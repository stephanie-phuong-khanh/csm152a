==> flow/design.v <==
`timescale 1ns / 1ps
module parking_meter(
    input add1,  
    input add2,  
    input add3,  
    input add4,  
    input rst1,  
    input rst2,  
    input clk,   
    input rst,   
    output reg [6:0] led_seg,  
    output reg a1,
    output reg a2,
    output reg a3,
    output reg a4,
    output reg [3:0] val1,
    output reg [3:0] val2,
    output reg [3:0] val3,
    output reg [3:0] val4
    );
    parameter ZERO = 2'b00;      
    parameter LT_180 = 2'b01;    
    parameter GTE_180 = 2'b10;   
    reg [2:0] current_state;
    reg [2:0] next_state;
    reg [13:0] tm;  
    reg [6:0] count_100;  
    reg [1:0] digit_idx;  
    reg display_on;  
    always @ (posedge clk)
    begin
        if (rst) begin
			current_state <= ZERO;
        end else begin
            current_state <= next_state;
		end
    end
    always @ (*)
    begin
        if (tm == 0)
            next_state = ZERO;
        else if (tm < 180)
            next_state = LT_180;
        else 
            next_state = GTE_180;
    end
    always @ (posedge clk)
    begin
        if (rst) begin
            tm <= 0;
            count_100 <= 0;
            display_on <= 0;
            digit_idx <= 0;
        end else if (add1) begin
            if (tm + 60 < 9999)
                tm <= tm + 60;
            else 
                tm <= 9999;
        end else if (add2) begin
            if (tm + 120 < 9999) 
                tm <= tm + 120;
            else 
                tm <= 9999;
        end else if (add3) begin
            if (tm + 180 < 9999) 
                tm <= tm + 180;
            else 
                tm <= 9999;
        end else if (add4) begin
            if (tm + 300 < 9999) 
                tm <= tm + 300;
            else 
                tm <= 9999;
        end else if (rst1) begin
            tm <= 16;
        end else if (rst2) begin
            tm <= 150;
        end else begin
            if (count_100 == 100) begin
                count_100 <= 0;
                if (tm > 0) tm <= tm - 1;
                else tm <= tm;
            end else begin
                count_100 <= count_100 + 1;
            end
        end
        if (current_state == ZERO) begin    
            if (count_100 <= 12)
                digit_idx <= 0;
            else if (count_100 <= 25)
                digit_idx <= 1;
            else if (count_100 <= 37)
                digit_idx <= 2;
            else if (count_100 <= 50)
                digit_idx <= 3;
            else 
                digit_idx <= 0;
        end
        else begin  
            if (count_100 <= 25)
                digit_idx <= 0;
            else if (count_100 <= 50)
                digit_idx <= 1;
            else if (count_100 <= 75)
                digit_idx <= 2;
            else 
                digit_idx <= 3;            
        end
        if (current_state == ZERO) begin
            if (count_100 <= 50)
                display_on <= 1;
            else 
                display_on <= 0;
        end else if (current_state == LT_180) begin
            if (tm % 2 == 0)
                display_on <= 1;
            else 
                display_on <= 0;
        end else begin  
            display_on <= 1;
        end
    end
    always @(*)
    begin
        val1 <= tm % 10;
        val2 <= (tm / 10) % 10;
        val3 <= (tm / 100) % 10;
        val4 <= (tm / 1000) % 10;
        a1 <= 0;
        a2 <= 0;
        a3 <= 0;
        a4 <= 0;
        if (display_on) begin
            case (digit_idx)
                0:  begin
                    a1 <= 1;
                    led_seg <= illuminate(val1);
                end
                1:  begin
                    a2 <= 1;
                    led_seg <= illuminate(val2);
                end
                2:  begin
                    a3 <= 1;
                    led_seg <= illuminate(val3);
                end
                3:  begin
                    a4 <= 1;
                    led_seg <= illuminate(val4);
                end
                default: led_seg <= led_seg;
            endcase
        end else begin
            led_seg <= 7'b0000001;
        end
    end
    function [6:0] illuminate (input [3:0] digit);
    begin
        case (digit)
            1: illuminate = 7'b1001111;
            2: illuminate = 7'b0010010;
            3: illuminate = 7'b0000110;
            4: illuminate = 7'b1001100;
            5: illuminate = 7'b0100100;
            6: illuminate = 7'b0100000;
            7: illuminate = 7'b0001111;
            8: illuminate = 7'b0000000;
            9: illuminate = 7'b0000100;
            default: illuminate = 7'b0000001;  
        endcase
    end 
    endfunction
endmodule
* Tool chain data of parking_meter
What the tools print for parking_meter, step after step.
Lines are those of the file above, counted from 1.
Library cell names are shortened.
Not given: n/a
- Top :: parking_meter
- Clock :: clk
- Standard-cell library :: sky130hd
- Corner :: tt_025C_1v80

* After elaboration
Source: Yosys, flattened and elaborated, memories not mapped. Widths are those after wreduce. Registers that Yosys merges into a memory's read port (data or address) are not register bits. Print and check cells do not count. Equal cells are merged and count once.
Memory sizes are those after Yosys's memory passes, which may raise the word count (mostly to a power of two), join words into wider ones and drop unused or constant bits.
- Memory bits (read-only) :: 448
- Bits in latches :: 0
- RAM bits :: 0
- Clocked read ports x word width :: 0
- Flip-flop bits (word level) :: 27
- Memory cells :: 4
- Divide/modulo/power cells :: 7
- Multipliers :: 0
- Equality and inequality tests :: 5
- Shifts and indexed selects :: 0
- Bitwise gates (word level) :: 6
- $add $sub $neg :: 6
- Multiplexer cells :: 36
- Order comparisons :: 11
- Reductions and logical operators :: 9
** Memories
- (name not given) :: depth 16, bits a word 7, rd ports 1, write ports 0, RTL line 159 : case (digit)
- (name not given) :: depth 16, bits a word 7, rd ports 1, write ports 0, RTL line 159
- (name not given) :: depth 16, bits a word 7, rd ports 1, write ports 0, RTL line 159
- (name not given) :: depth 16, bits a word 7, rd ports 1, write ports 0, RTL line 159
** Operators by type and width (number)
- 32-bit by 4-bit remainder unit with 32-bit output with constant B :: 3
- 14-bit by 10-bit divider with 32-bit output with constant B :: 1
- 14-bit by 7-bit divider with 32-bit output with constant B :: 1
- 14-bit two-way mux :: 12
- 14-bit by 4-bit divider with 32-bit output with constant B :: 1
- 14-bit by 4-bit remainder unit with 32-bit output with constant B :: 1
- 32-bit by 14-bit < comparator with 1-bit output with constant B :: 4
- 32-bit zero test :: 1
- 7-bit case mux with 4-bit select :: 1
- 2-bit two-way mux :: 8
- 14-bit by 6-bit adder with 15-bit output with constant B :: 1
- 14-bit by 7-bit adder with 15-bit output with constant B :: 1
- 14-bit by 8-bit adder with 15-bit output with constant B :: 1
- 14-bit by 9-bit adder with 15-bit output with constant B :: 1
- 14-bit by 1-bit subtractor with 14-bit output with constant B :: 1
- 14-bit by 1-bit greater-than comparator with 1-bit output with constant B :: 1
- 14-bit by 8-bit < comparator with 1-bit output with constant B :: 1
- 14-bit zero test :: 1
- 7-bit by 6-bit less-or-equal comparator with 1-bit output with constant B :: 2
- 7-bit nonzero test :: 2
- 7-bit two-way mux :: 2
- 1-bit two-way mux :: 13
- 7-bit by 1-bit adder with 7-bit output with constant B :: 1
- 7-bit by 4-bit less-or-equal comparator with 1-bit output with constant B :: 1
- 7-bit by 5-bit less-or-equal comparator with 1-bit output with constant B :: 1
- 7-bit less-or-equal comparator with constant B :: 1
- 7-bit == test with constant B :: 1
- 1-bit inverter :: 6
Not listed: further kinds 8, cells in them 9.

* Depth
Depth = most cells in a row (Yosys ltp): at word level without a register or memory, in the mapped netlist without a sequential cell, where the memories' decode and read muxes count.
- Depth after elaboration :: 9
- ABC_AREA :: 0
- Mapped depth :: 42

* After synthesis
Yosys stat after the flow's synthesis: flattened, memories mapped to cells. It holds for the ABC_AREA given above (unset counts as 0); a run with the other value may have another netlist.
Totals and module areas in this step are rounded.
- Sequential area :: 560.5 µm²
- Mapped flip-flops :: 28
- Cell area after synthesis :: 11770 µm²
- Mapped cells :: 1850
** Cells by type
- nor2_1 :: number 205, total area 769.488 µm²
- nand2_1 :: number 203, total area 761.981 µm²
- a21oi_1 :: number 145, total area 725.696 µm²
- o21ai_0 :: number 134, total area 670.643 µm²
- ha_1 :: number 53, total area 663.136 µm²
- xnor2_1 :: number 65, total area 569.296 µm²
- dfxtp_1 :: number 28, total area 560.538 µm²
- nor3_1 :: number 79, total area 395.379 µm²
- clkbuf_1 :: number 93, total area 349.085 µm²
- a211oi_1 :: number 41, total area 307.795 µm²
- o211ai_1 :: number 36, total area 270.259 µm²
- nand3_1 :: number 53, total area 265.254 µm²
- inv_1 :: number 57, total area 213.955 µm²
- o22ai_1 :: number 34, total area 212.704 µm²
- mux2i_1 :: number 19, total area 190.182 µm²
- a31oi_1 :: number 30, total area 187.68 µm²
- o31ai_1 :: number 24, total area 180.173 µm²
- xor2_1 :: number 20, total area 175.168 µm²
Not listed: further types 96, cells in them 531.

* Timing after synthesis
Source: OpenSTA report_checks on the synthesized netlist (no wires, ideal clock, input and output delay 20% of the period each), path of least setup slack; recovery checks are left aside. Register names are those of the netlist, which keeps one name where synthesis merged equal registers.
- Path kind :: register to output
- Start point :: register tm[11]
- End point :: output port led_seg[2]
- Path delay :: 8941 ps
- Output delay :: 2800 ps
- Path buffers :: 3
- Stages on the path :: 36
- Path slack :: 2259 ps
- Clock period :: 14000 ps
- Arrival :: 8941 ps
- Synthesis period reached :: 11741 ps
"path delay" = arrival - input delay + setup time.
At an output port there is no setup time.
"stages on the path": output pins that drive a net of the path, with the launching flip-flop's if there is one; two outputs of one cell count as two.
"synthesis period reached" = period - worst setup slack (recovery checks aside). The figure is calculated, with input and output delays left at 20% of the set period.
Between the ends stands the longest chain of elaborated cells between them, by number of cells; it is not shown to be the way that was timed. Of several equally long chains one is given.
Each line given opens the expression or statement behind the cell; cells for indexed reads and writes are added by Yosys, which also makes memories of some case tables.
A memory read counts as a cell of the chain, while the word-level depth stops at memories.
A register here has more assigning lines than the two given.
- Cells stage by stage :: dfxtp_1 > buf_2 > nor2_1 > inv_1 > ha_1 > clkbuf_1 > nand2b_1 > a2111oi_0 > nor4_1 > o31ai_1 > o211ai_1 > a21oi_4 > mux2_2 > a2bb2o_2 > a21oi_4 > or4_1 > a211o_1 > o311a_1 > a211oi_2 > buf_4 > or4b_4 > a21boi_4 > o211ai_1 > xnor2_1 > a2111oi_4 > o2111ai_2 > nand2b_4 > a311o_1 > a2111oi_4 > nand2_2 > xor2_1 > inv_1 > ha_1 > mux2i_1 > mux2i_1 > o32ai_1
- Cells in the longest elaborated chain :: 5
- Elaborated cells between the ends (all ways) :: 13
- Source lines of those cells :: 7
- Classes of those cells :: 7 x div; 2 x mux; 4 x memory
** Ends and longest elaborated chain, post-synthesis
- start: declaration :: RTL line 26 : reg [13:0] tm;
- start: assignment :: RTL line 56 : tm <= tm + 60;
- start: assignment :: RTL line 61 : tm <= tm + 120;
- 14-bit by 4-bit divider with 32-bit output :: RTL line 126 : val2 <= (tm / 10) % 10;
- 32-bit by 4-bit remainder unit with 32-bit output :: RTL line 126
- memory 16 x 7 bit :: RTL line 159 : case (digit)
- 7-bit case mux with 4-bit select :: RTL line 134 : case (digit_idx)
- 7-bit two-way mux :: RTL line 133 : if (display_on) begin
- end: declaration :: RTL line 11 : output reg [6:0] led_seg,
Nets of the timed path that keep an RTL name, with a line that drives or declares them; the list need not be complete.
** Named nets, post-synthesis (RTL line)
- val2[1] :: 126

* Worst path after layout
Path of least setup slack in the final report of flow run 1 (OpenROAD, finished layout, wires in). Where an end is a register, its clock arrival counts in the times.
The path's times are printed in steps of 10 ps; the period is the one set.
- Path kind :: register to output
- Start point :: register tm[9]
- End point :: output port led_seg[3]
- Arrival :: 8610 ps
- Clock period :: 7220 ps
- Output delay :: 1440 ps
- Path buffers :: 10
- Path slack :: -2830 ps
- Stages on the path :: 38
Between the ends stands the longest chain of elaborated cells between them, by number of cells; it is not shown to be the way that was timed. Of several equally long chains one is given.
A memory read counts as a cell of the chain, while the word-level depth stops at memories.
A register here has more assigning lines than the two given.
- Cells stage by stage :: dfxtp_2 > or4bb_1 > or4_4 > a221oi_4 > nor2_2 > or4_4 > a21oi_4 > buf_6 > mux2_4 > a2bb2o_4 > a21oi_4 > buf_6 > buf_4 > or3_1 > o22ai_1 > a211oi_2 > a2111oi_0 > nor2_1 > [... 2 more ...] > a211o_1 > a311oi_2 > buf_4 > a2111oi_4 > o2111ai_2 > buf_6 > nor3_1 > a311o_1 > a2111oi_4 > nand2_2 > buf_6 > mux2i_4 > buf_4 > buf_6 > mux2i_1 > nor3_1 > o211a_1 > buf_2
- Cells in the longest elaborated chain :: 5
- Elaborated cells between the ends (all ways) :: 13
- Source lines of those cells :: 7
- Classes of those cells :: 7 x div; 2 x mux; 4 x memory
** Ends and longest elaborated chain, after layout
- start: declaration :: RTL line 26 : reg [13:0] tm;
- start: assignment :: RTL line 56 : tm <= tm + 60;
- start: assignment :: RTL line 61 : tm <= tm + 120;
- 14-bit by 10-bit divider with 32-bit output :: RTL line 128 : val4 <= (tm / 1000) % 10;
- 32-bit by 4-bit remainder unit with 32-bit output :: RTL line 128
- memory 16 x 7 bit :: RTL line 159 : case (digit)
- 7-bit case mux with 4-bit select :: RTL line 134 : case (digit_idx)
- 7-bit two-way mux :: RTL line 133 : if (display_on) begin
- end: declaration :: RTL line 11 : output reg [6:0] led_seg,

Data sheet: physical implementation of parking_meter

Stored flow runs of parking_meter (2 of them; Yosys, OpenROAD, sky130hd). They differ in their settings and are not a sequence. Constraints: input delay and output delay 20% of the set period each, output load 0.01 pF.
"achieved clock period": clock period set for the run, less the worst setup slack. It is reckoned from that one timing run; input and output delays stay at 20% of the period that was set.
"time on the worst setup path": the worst setup path's part of the clock period (all of it between registers, 20% less for each end at a port) less its slack. A launch clock that arrives late makes it longer, a capture clock that arrives late makes it shorter.
"total power of the final layout": no workload was simulated; the value follows from the tool's default switching activity.
"time on the worst setup path" is given in steps of 10 ps.
Results are given in rounded form.

** Flow run 1
- Settings :: period_ns=7.22; CORE_UTILIZATION=32; SETUP_SLACK_MARGIN=-0.11; PLACE_DENSITY_LB_ADDON=0.27; CORE_MARGIN=7; TNS_END_PERCENT=45; GPL_TIMING_DRIVEN=1; GPL_ROUTABILITY_DRIVEN=1; CTS_CLUSTER_DIAMETER=275; CAP_MARGIN=10; SLEW_MARGIN=20
- Area of the standard cells in the finished layout :: 17700 µm²
- Total negative slack on setup checks :: -45000 ps
- Achieved clock period :: 10051 ps
- Smallest hold slack :: 529 ps
- Total power of the final layout :: 0.008239 W
- Die footprint :: 42360 µm²
- Mapped cell area after synthesis :: 11770 µm²
- Lowest setup slack :: -2831 ps
- Time on the worst setup path :: 8610 ps
- Class of the worst setup path :: register to output
- Utilization in the final report :: 48.6 %

** Flow run 2
- Settings :: period_ns=7.28; CAP_MARGIN=20; CORE_MARGIN=2; CORE_UTILIZATION=40; SLEW_MARGIN=20
- Area of the standard cells in the finished layout :: 17720 µm²
- Total negative slack on setup checks :: -43830 ps
- Achieved clock period :: 10140 ps
- Smallest hold slack :: 519 ps
- Total power of the final layout :: 0.008419 W
- Die footprint :: 30820 µm²
- Mapped cell area after synthesis :: 11770 µm²
- Lowest setup slack :: -2860 ps
- Time on the worst setup path :: 8680 ps
- Class of the worst setup path :: register to output
- Utilization in the final report :: 61.4 %
